==> flow/design.v <==
`timescale 1ns / 1ps
module uart (
    input logic       clk,
    input logic       reset,
    input logic       start,
    input logic [7:0] tx_data,
    input logic       rx,
    output logic tx_busy,
    output logic tx_done,
    output logic rx_done,
    output logic [7:0] rx_data,
    output logic tx
);
    logic br_tick;
    baudrate_gen U_BAUD_GEN (
        .clk    (clk),
        .reset  (reset),
        .br_tick(br_tick)
    );
    transmitter U_Transmitter (
        .clk    (clk),
        .reset  (reset),
        .br_tick(br_tick),
        .start  (start),
        .tx_data(tx_data),
        .tx_busy(tx_busy),
        .tx_done(tx_done),
        .tx     (tx)
    );
    receiver U_Reciever (
        .clk    (clk),
        .rst    (reset),
        .tick   (br_tick),
        .rx     (rx),
        .rx_done(rx_done),
        .rx_data(rx_data)
    );
endmodule
module baudrate_gen (
    input  logic clk,
    input  logic reset,
    output logic br_tick
);
    logic [$clog2(100_000_000/9600/16)-1:0] br_counter;
  localparam int div = 100;
    always_ff @(posedge clk, posedge reset) begin
        if (reset) begin
            br_counter <= 0;
            br_tick <= 0;
        end else begin
          if (br_counter == div-1) begin
                br_counter <= 0;
                br_tick <= 1;
            end else begin
                br_counter <= br_counter + 1;
                br_tick <= 0;
            end
        end
    end
endmodule
module receiver (
    input clk,
    input rst,
    input tick,
    input rx,
    output rx_done,
    output [7:0] rx_data
);
    typedef enum {
        IDLE,
        START,
        DATA,
        STOP
    } rx_state_e;
    rx_state_e rx_state, rx_next_state;
    logic rx_done_reg, rx_done_next;
    logic [3:0] bit_count_reg, bit_count_next;
    logic [4:0] tick_count_reg, tick_count_next;
    logic [7:0] rx_data_reg, rx_data_next;
    assign rx_done = rx_done_reg;
    assign rx_data = rx_data_reg;
    always_ff @(posedge clk, posedge rst) begin
        if (rst) begin
            rx_state       <= IDLE;
            rx_done_reg    <= 0;
            rx_data_reg    <= 0;
            bit_count_reg  <= 0;
            tick_count_reg <= 0;
        end else begin
            rx_state       <= rx_next_state;
            rx_done_reg    <= rx_done_next;
            rx_data_reg    <= rx_data_next;
            bit_count_reg  <= bit_count_next;
            tick_count_reg <= tick_count_next;
        end
    end
    always_comb begin
        rx_next_state = rx_state;
        tick_count_next = tick_count_reg;
        bit_count_next = bit_count_reg;
        rx_done_next = rx_done_reg;
        rx_data_next = rx_data_reg;
        case (rx_state)
            IDLE: begin
                tick_count_next = 0;
                bit_count_next = 0;
                rx_done_next = 1'b0;
                if (rx == 1'b0) begin
                    rx_next_state = START;
                end
            end
            START: begin
                if (tick == 1'b1) begin
                    if (tick_count_reg == 7) begin
                        rx_next_state   = DATA;
                        tick_count_next = 0;
                    end else begin
                        tick_count_next = tick_count_reg + 1;
                        rx_next_state   = START;
                    end
                end
            end
            DATA: begin
                if (tick == 1'b1) begin
                    if (tick_count_reg == 15) begin
                        rx_data_next = {rx, rx_data_reg[7:1]};
                        if (bit_count_reg == 7) begin
                            rx_next_state   = STOP;
                            tick_count_next = 0;
                        end else begin
                            rx_next_state   = DATA;
                            bit_count_next  = bit_count_reg + 1;
                            tick_count_next = 0;
                        end
                    end else begin
                        tick_count_next = tick_count_reg + 1;
                    end
                end
            end
            STOP: begin
                if (tick == 1'b1) begin
                    if (tick_count_reg == 23) begin   
                        rx_done_next  = 1'b1;
                        rx_next_state = IDLE;
                    end else begin
                        tick_count_next = tick_count_reg + 1;
                    end
                end
            end
        endcase
    end
endmodule
module transmitter (
    input  logic       clk,
    input  logic       reset,
    input  logic       br_tick,
    input  logic [7:0] tx_data,
    input  logic       start,
    output logic       tx_busy,
    output logic       tx_done,
    output logic       tx
);
    typedef enum {
        IDLE,
        START,
        DATA,
        STOP
    } tx_state_e;
    tx_state_e tx_state, tx_next_state;
    logic [7:0] temp_data_reg, temp_data_next;
    logic [3:0] tick_cnt_reg, tick_cnt_next;
    logic [2:0] bit_cnt_reg, bit_cnt_next;
    logic tx_reg, tx_next, tx_busy_next, tx_busy_reg, tx_done_reg, tx_done_next;
    assign tx = tx_reg;
    assign tx_busy = tx_busy_reg;
    assign tx_done = tx_done_reg;
    always_ff @(posedge clk, posedge reset) begin
        if (reset) begin
            tx_state      <= IDLE;
            temp_data_reg <= 0;
            tx_reg        <= 1;
            tick_cnt_reg  <= 0;
            bit_cnt_reg   <= 0;
            tx_done_reg   <= 0;
            tx_busy_reg   <= 0;
        end else begin
            tx_state      <= tx_next_state;
            temp_data_reg <= temp_data_next;
            tx_reg        <= tx_next;
            tick_cnt_reg  <= tick_cnt_next;
            bit_cnt_reg   <= bit_cnt_next;
            tx_done_reg   <= tx_done_next;
            tx_busy_reg   <= tx_busy_next;
        end
    end
    always_comb begin
        tx_next_state  = tx_state;
        temp_data_next = temp_data_reg;
        tx_next        = tx_reg;
        tick_cnt_next  = tick_cnt_reg;
        bit_cnt_next   = bit_cnt_reg;
        tx_done_next   = tx_done_reg;
        tx_busy_next   = tx_busy_reg;
        case (tx_state)
            IDLE: begin
                tx_next = 1;
                tx_done_next = 0;
                tx_busy_next = 0;
                if (start) begin
                    tx_next_state  = START;
                    temp_data_next = tx_data;
                    tick_cnt_next  = 0;
                    bit_cnt_next   = 0;
                    tx_busy_next   = 1;
                end
            end
            START: begin
                tx_next = 0;
                if (br_tick) begin
                    if (tick_cnt_reg == 15) begin
                        tx_next_state = DATA;
                        tick_cnt_next = 0;
                    end else begin
                        tick_cnt_next = tick_cnt_reg + 1;
                    end
                end
            end
            DATA: begin
                tx_next = temp_data_reg[0];
                if (br_tick) begin
                    if (tick_cnt_reg == 15) begin
                        tick_cnt_next = 0;
                        if (bit_cnt_reg == 7) begin
                            tx_next_state = STOP;
                            bit_cnt_next  = 0;
                        end else begin
                            temp_data_next = {1'b0, temp_data_reg[7:1]};
                            bit_cnt_next   = bit_cnt_reg + 1;
                        end
                    end else begin
                        tick_cnt_next = tick_cnt_reg + 1;
                    end
                end
            end
            STOP: begin
                tx_next = 1;
                if (br_tick) begin
                    if (tick_cnt_reg == 15) begin
                        tx_next_state = IDLE;
                        tx_done_next  = 1;
                        tx_busy_next  = 0;
                        tick_cnt_next = 0;
                    end else begin
                        tick_cnt_next = tick_cnt_reg + 1;
                    end
                end
            end
        endcase
    end
endmodule
# Reports on uart
# What the tools print for uart, step after step.
# Line numbers count from 1 in the design file above.
inputs:
  top_module: "uart"
  clock_port: "clk"
  lib: "sky130hd"
  pvt_corner: "tt_025C_1v80"

# After elaboration
# Source: Yosys, flattened and elaborated, memories not mapped. Widths are those after wreduce. Registers that Yosys merges into a memory's read port (data or address) are not register bits. Print and check cells do not count.
op_classes:
  n_reduce_logical: 21
  addsub: 5
  muxes: 56
  n_eq: 31
op_table:
  columns: ["op", "count"]
  rows:
  - ["32-bit two-way mux", 14]
  - ["32-bit parallel mux with 4-bit select", 2]
  - ["32-bit by 2-bit == test with 1-bit output (second input constant)", 4]
  - ["32-bit by 1-bit == test with 1-bit output (second input constant)", 2]
  - ["32-bit zero test", 2]
  - ["8-bit two-way mux", 4]
  - ["5-bit two-way mux", 6]
  - ["4-bit two-way mux", 6]
  - ["2-bit inequality test (second input constant)", 11]
  - ["5-bit parallel mux with 4-bit select", 1]
  - ["8-bit parallel mux with 2-bit select", 1]
  - ["4-bit parallel mux with 2-bit select", 2]
  - ["2-bit by 1-bit inequality test with 1-bit output (second input constant)", 7]
  - ["3-bit AND reduction", 4]
  - ["3-bit two-way mux", 4]
  - ["10-bit by 1-bit adder with 10-bit output (second input constant)", 1]
  - ["10-bit by 7-bit == test with 1-bit output (second input constant)", 1]
  - ["5-bit AND reduction", 2]
  - ["10-bit two-way mux", 1]
  - ["9-bit AND reduction", 1]
  - ["1-bit two-way mux", 9]
  - ["2-bit nonzero test", 4]
  - ["4-bit by 1-bit adder with 4-bit output (second input constant)", 2]
  - ["4-bit AND reduction", 2]
  - ["4-bit nonzero test", 2]
  - ["7-bit AND reduction", 1]
  - ["3-bit parallel mux with 2-bit select", 1]
  - ["1-bit parallel mux with 2-bit select", 3]
# Not listed: further kinds 13, cells in them 13.
word_totals:
  regBits: 111

# Longest topological paths
# Yosys ltp: most cells in a row. Word level: on the elaborated netlist, between registers, memories and ports. Mapped: between sequential cells and ports; inverters and the memories' decode and read muxes count.
depth:
  word_depth: 5
  ABC_AREA: 1
  depth_mapped: 10
  mapped_depth_nobuf: 10

# After synthesis
# Source: synth_stat.txt of the flow (Yosys; design flattened, memories mapped). It holds for the ABC_AREA given above (unset counts as 0); a run with the other value may have another netlist.
# The area totals of this step are shown rounded.
by_type:
  columns: ["cell", "count"]
  rows:
  - ["sky130_fd_sc_hd__dfrtp_1", 52]
  - ["sky130_fd_sc_hd__nand2_1", 89]
  - ["sky130_fd_sc_hd__inv_1", 44]
  - ["sky130_fd_sc_hd__o21ai_0", 31]
  - ["sky130_fd_sc_hd__ha_1", 10]
  - ["sky130_fd_sc_hd__nand3_1", 21]
  - ["sky130_fd_sc_hd__xor2_1", 10]
  - ["sky130_fd_sc_hd__nor2_1", 22]
  - ["sky130_fd_sc_hd__dfstp_2", 3]
  - ["sky130_fd_sc_hd__nand4_1", 5]
  - ["sky130_fd_sc_hd__o21ai_2", 3]
  - ["sky130_fd_sc_hd__a21oi_1", 4]
  - ["sky130_fd_sc_hd__nor2_8", 1]
  - ["sky130_fd_sc_hd__nor3_1", 4]
  - ["sky130_fd_sc_hd__xnor2_1", 2]
  - ["sky130_fd_sc_hd__o21ai_4", 1]
  - ["sky130_fd_sc_hd__buf_8", 1]
  - ["sky130_fd_sc_hd__nand2_2", 2]
# Other cell types: 12; their cells: 16.
synth_totals:
  yosys_area_um2: 2700
  cells: 321
  seqArea_um2: 1400
  buffers: 3
  ffs: 55

# Path before layout
# Path of least setup slack by OpenSTA after synthesis, without wires, with an ideal clock, recovery checks aside; 20% of the period is set as input and as output delay. Where synthesis merged equal registers, the netlist keeps one of their names.
synth_path:
  kind: "register -> register"
  startpoint: "register U_Reciever.tick_count_reg[0]"
  endpoint: "register U_Reciever.rx_data_reg[7]"
  launch_ns: 0.000
  setup_ns: 0.133
  arrival_ns: 1.361
  period_ns: 2.4
  path_stages: 8
  required_time_ns: 2.267
  delay_ns: 1.494
  setup_slack_ns: 0.906
  synth_period_reached_ns: 1.494
# "delay_ns" is the arrival time less input delay plus setup time.
# "path_stages" counts driving pins, that of a launching flip-flop among them; a cell with two outputs on the path counts twice.
# "synth_period_reached_ns" = period - worst setup slack (recovery checks aside). The figure is calculated, with input and output delays left at 20% of the set period.
# The rows between start and end are the longest chain of elaborated cells between them; the timing report does not say that the signal goes this way. Where chains are equally long, one stands for them.
# Each line given opens the expression or statement behind the cell; cells for indexed reads and writes are added by Yosys, which also makes memories of some case tables.
synth_between:
  path_cell_list: "sky130_fd_sc_hd__dfrtp_1 sky130_fd_sc_hd__ha_1 sky130_fd_sc_hd__nand2_1 sky130_fd_sc_hd__nor2_1 sky130_fd_sc_hd__ha_1 sky130_fd_sc_hd__nand3_1 sky130_fd_sc_hd__clkbuf_1 sky130_fd_sc_hd__o21ai_0"
  elab_chain_len: 2
  cone_cells: 2
  cone_lines: 1
  cone_classes: "1 x eq/ne; 1 x reduce/logical"
synth_rtl:
  columns: ["element", "line", "source"]
  rows:
  - ["from (decl)", 78, "logic [4:0] tick_count_reg, tick_count_next;"]
  - ["from (assign)", 88, "tick_count_reg <= 0;"]
  - ["from (assign)", 94, "tick_count_reg <= tick_count_next;"]
  - ["5-bit by 4-bit == test with 1-bit output", 125, "if (tick_count_reg == 15) begin"]
  - ["3-bit AND reduction", null, null]
  - ["to (assign)", 86, "rx_data_reg    <= 0;"]
  - ["to (assign)", 92, "rx_data_reg    <= rx_data_next;"]
  - ["to (decl)", 79, "logic [7:0] rx_data_reg, rx_data_next;"]

# Timing after layout
# From the final timing report of run 1: the path of least setup slack in the routed layout; clock arrival at registers is part of the times.
layout_path:
  kind: "register -> output"
  startpoint: "register U_Reciever.rx_data_reg[1]"
  endpoint: "output rx_data[1]"
  path_stages: 2
  period_ns: 2.51
  setup_slack_ns: 0.79
  required_time_ns: 2.01
  arrival_ns: 1.22
  launch_ns: 0.30
  output_delay_ns: 0.50
layout_between:
  path_cell_list: "sky130_fd_sc_hd__dfrtp_1 sky130_fd_sc_hd__clkdlybuf4s50_1"
  elab_chain_len: 0
  cone_cells: 0
  cone_lines: 0
layout_rtl:
  columns: ["element", "line", "source"]
  rows:
  - ["from (decl)", 79, "logic [7:0] rx_data_reg, rx_data_next;"]
  - ["from (assign)", 86, "rx_data_reg    <= 0;"]
  - ["from (assign)", 92, "rx_data_reg    <= rx_data_next;"]
  - ["to (decl)", 11, "output logic [7:0] rx_data,"]

Add stored flow runs of uart

Record of 2 stored runs of the RTL-to-layout flow on uart, platform sky130hd. The runs are unordered. Constraints: input delay and output delay 20% of the set period each, output load 0.01 pF.
"timing.achieved_period_ns": clock period set for the run, less the worst setup slack. It is reckoned from that one timing run; input and output delays stay at 20% of the period that was set.
By "worst_path_ns" is meant the share of the clock period that the worst setup path is allowed (20% is reserved at inputs, 20% at outputs), minus its slack. Clock arrival times at its registers enter into it.
By "design_power_uw" is meant OpenSTA's value without simulated activity: inputs other than the clock are taken to toggle once in ten clock periods, and the tool carries that through the logic.
Values from the reports are rounded here.

--- run 1 ---
==> flow/run.sh <==
#!/bin/bash
# the make line also repeats the synthesis and layout settings of config.mk as NAME=value (left out here)
make -C /OpenROAD-flow-scripts/flow DESIGN_CONFIG=/design/flow/config.mk WORK_HOME=/design/flow/orfs CLKGATE_MAP_FILE= finish
==> flow/config.mk <==
export PLATFORM = sky130hd
export DESIGN_NAME = uart
export DESIGN_NICKNAME = uart
export VERILOG_FILES = /design/flow/design.v
export SDC_FILE = /design/flow/constraint.sdc
export NUM_CORES = 4
export LEC_CHECK = 0
export ABC_AREA = 1
export CAP_MARGIN = 40
export CELL_PAD_IN_SITES_GLOBAL_PLACEMENT = 0
export CORE_MARGIN = 2
export CORE_UTILIZATION = 26
export GPL_ROUTABILITY_DRIVEN = 0
export GPL_TIMING_DRIVEN = 1
export PLACE_DENSITY_LB_ADDON = 0.3
export SETUP_SLACK_MARGIN = 0.74
export SLEW_MARGIN = 20
==> flow/constraint.sdc <==
create_clock -name core_clock -period 2.51 [get_ports {clk}]
set_input_delay 0.5020 -clock core_clock [delete_from_list [all_inputs] [get_ports {clk}]]
set_output_delay 0.5020 -clock core_clock [all_outputs]
set_load 0.01 [all_outputs]

==> results, as YAML <==
results:
  tns_setup_ns: 0.000
  fin_ws_ns: 0.79
  timing.achieved_period_ns: 1.718
  design.die.area_um2: 11000
  util_pct: 32
  design_power_uw: 1500
  yosys.chip_area_um2: 2700
  cell_area_final_um2: 3300
  worst_path_ns: 1.22
  worstPathKind: "register -> output"

--- run 2 ---
==> flow/run.sh <==
#!/bin/bash
# the make line also repeats the synthesis and layout settings of config.mk as NAME=value (left out here)
make -C /OpenROAD-flow-scripts/flow DESIGN_CONFIG=/design/flow/config.mk WORK_HOME=/design/flow/orfs CLKGATE_MAP_FILE= finish
==> flow/config.mk <==
export PLATFORM = sky130hd
export DESIGN_NAME = uart
export DESIGN_NICKNAME = uart
export VERILOG_FILES = /design/flow/design.v
export SDC_FILE = /design/flow/constraint.sdc
export NUM_CORES = 4
export LEC_CHECK = 0
export ABC_AREA = 0
export CAP_MARGIN = 20
export CELL_PAD_IN_SITES_GLOBAL_PLACEMENT = 3
export CORE_MARGIN = 6
export CORE_UTILIZATION = 19
export CTS_CLUSTER_DIAMETER = 200
export MAX_ROUTING_LAYER = met5
export PLACE_DENSITY_LB_ADDON = 0.01
export SETUP_SLACK_MARGIN = 0.16
export SLEW_MARGIN = 35
==> flow/constraint.sdc <==
create_clock -name core_clock -period 1.19 [get_ports {clk}]
set_input_delay 0.2380 -clock core_clock [delete_from_list [all_inputs] [get_ports {clk}]]
set_output_delay 0.2380 -clock core_clock [all_outputs]
set_load 0.01 [all_outputs]

==> results, as YAML <==
results:
  fin_ws_ns: -0.43
  tns_setup_ns: -11
  yosys.chip_area_um2: 2800
  design.die.area_um2: 18000
  util_pct: 32
  timing.achieved_period_ns: 1.615
  design_power_uw: 3800
  worst_path_ns: 1.62
  worstPathKind: "register -> register"
  cell_area_final_um2: 4500
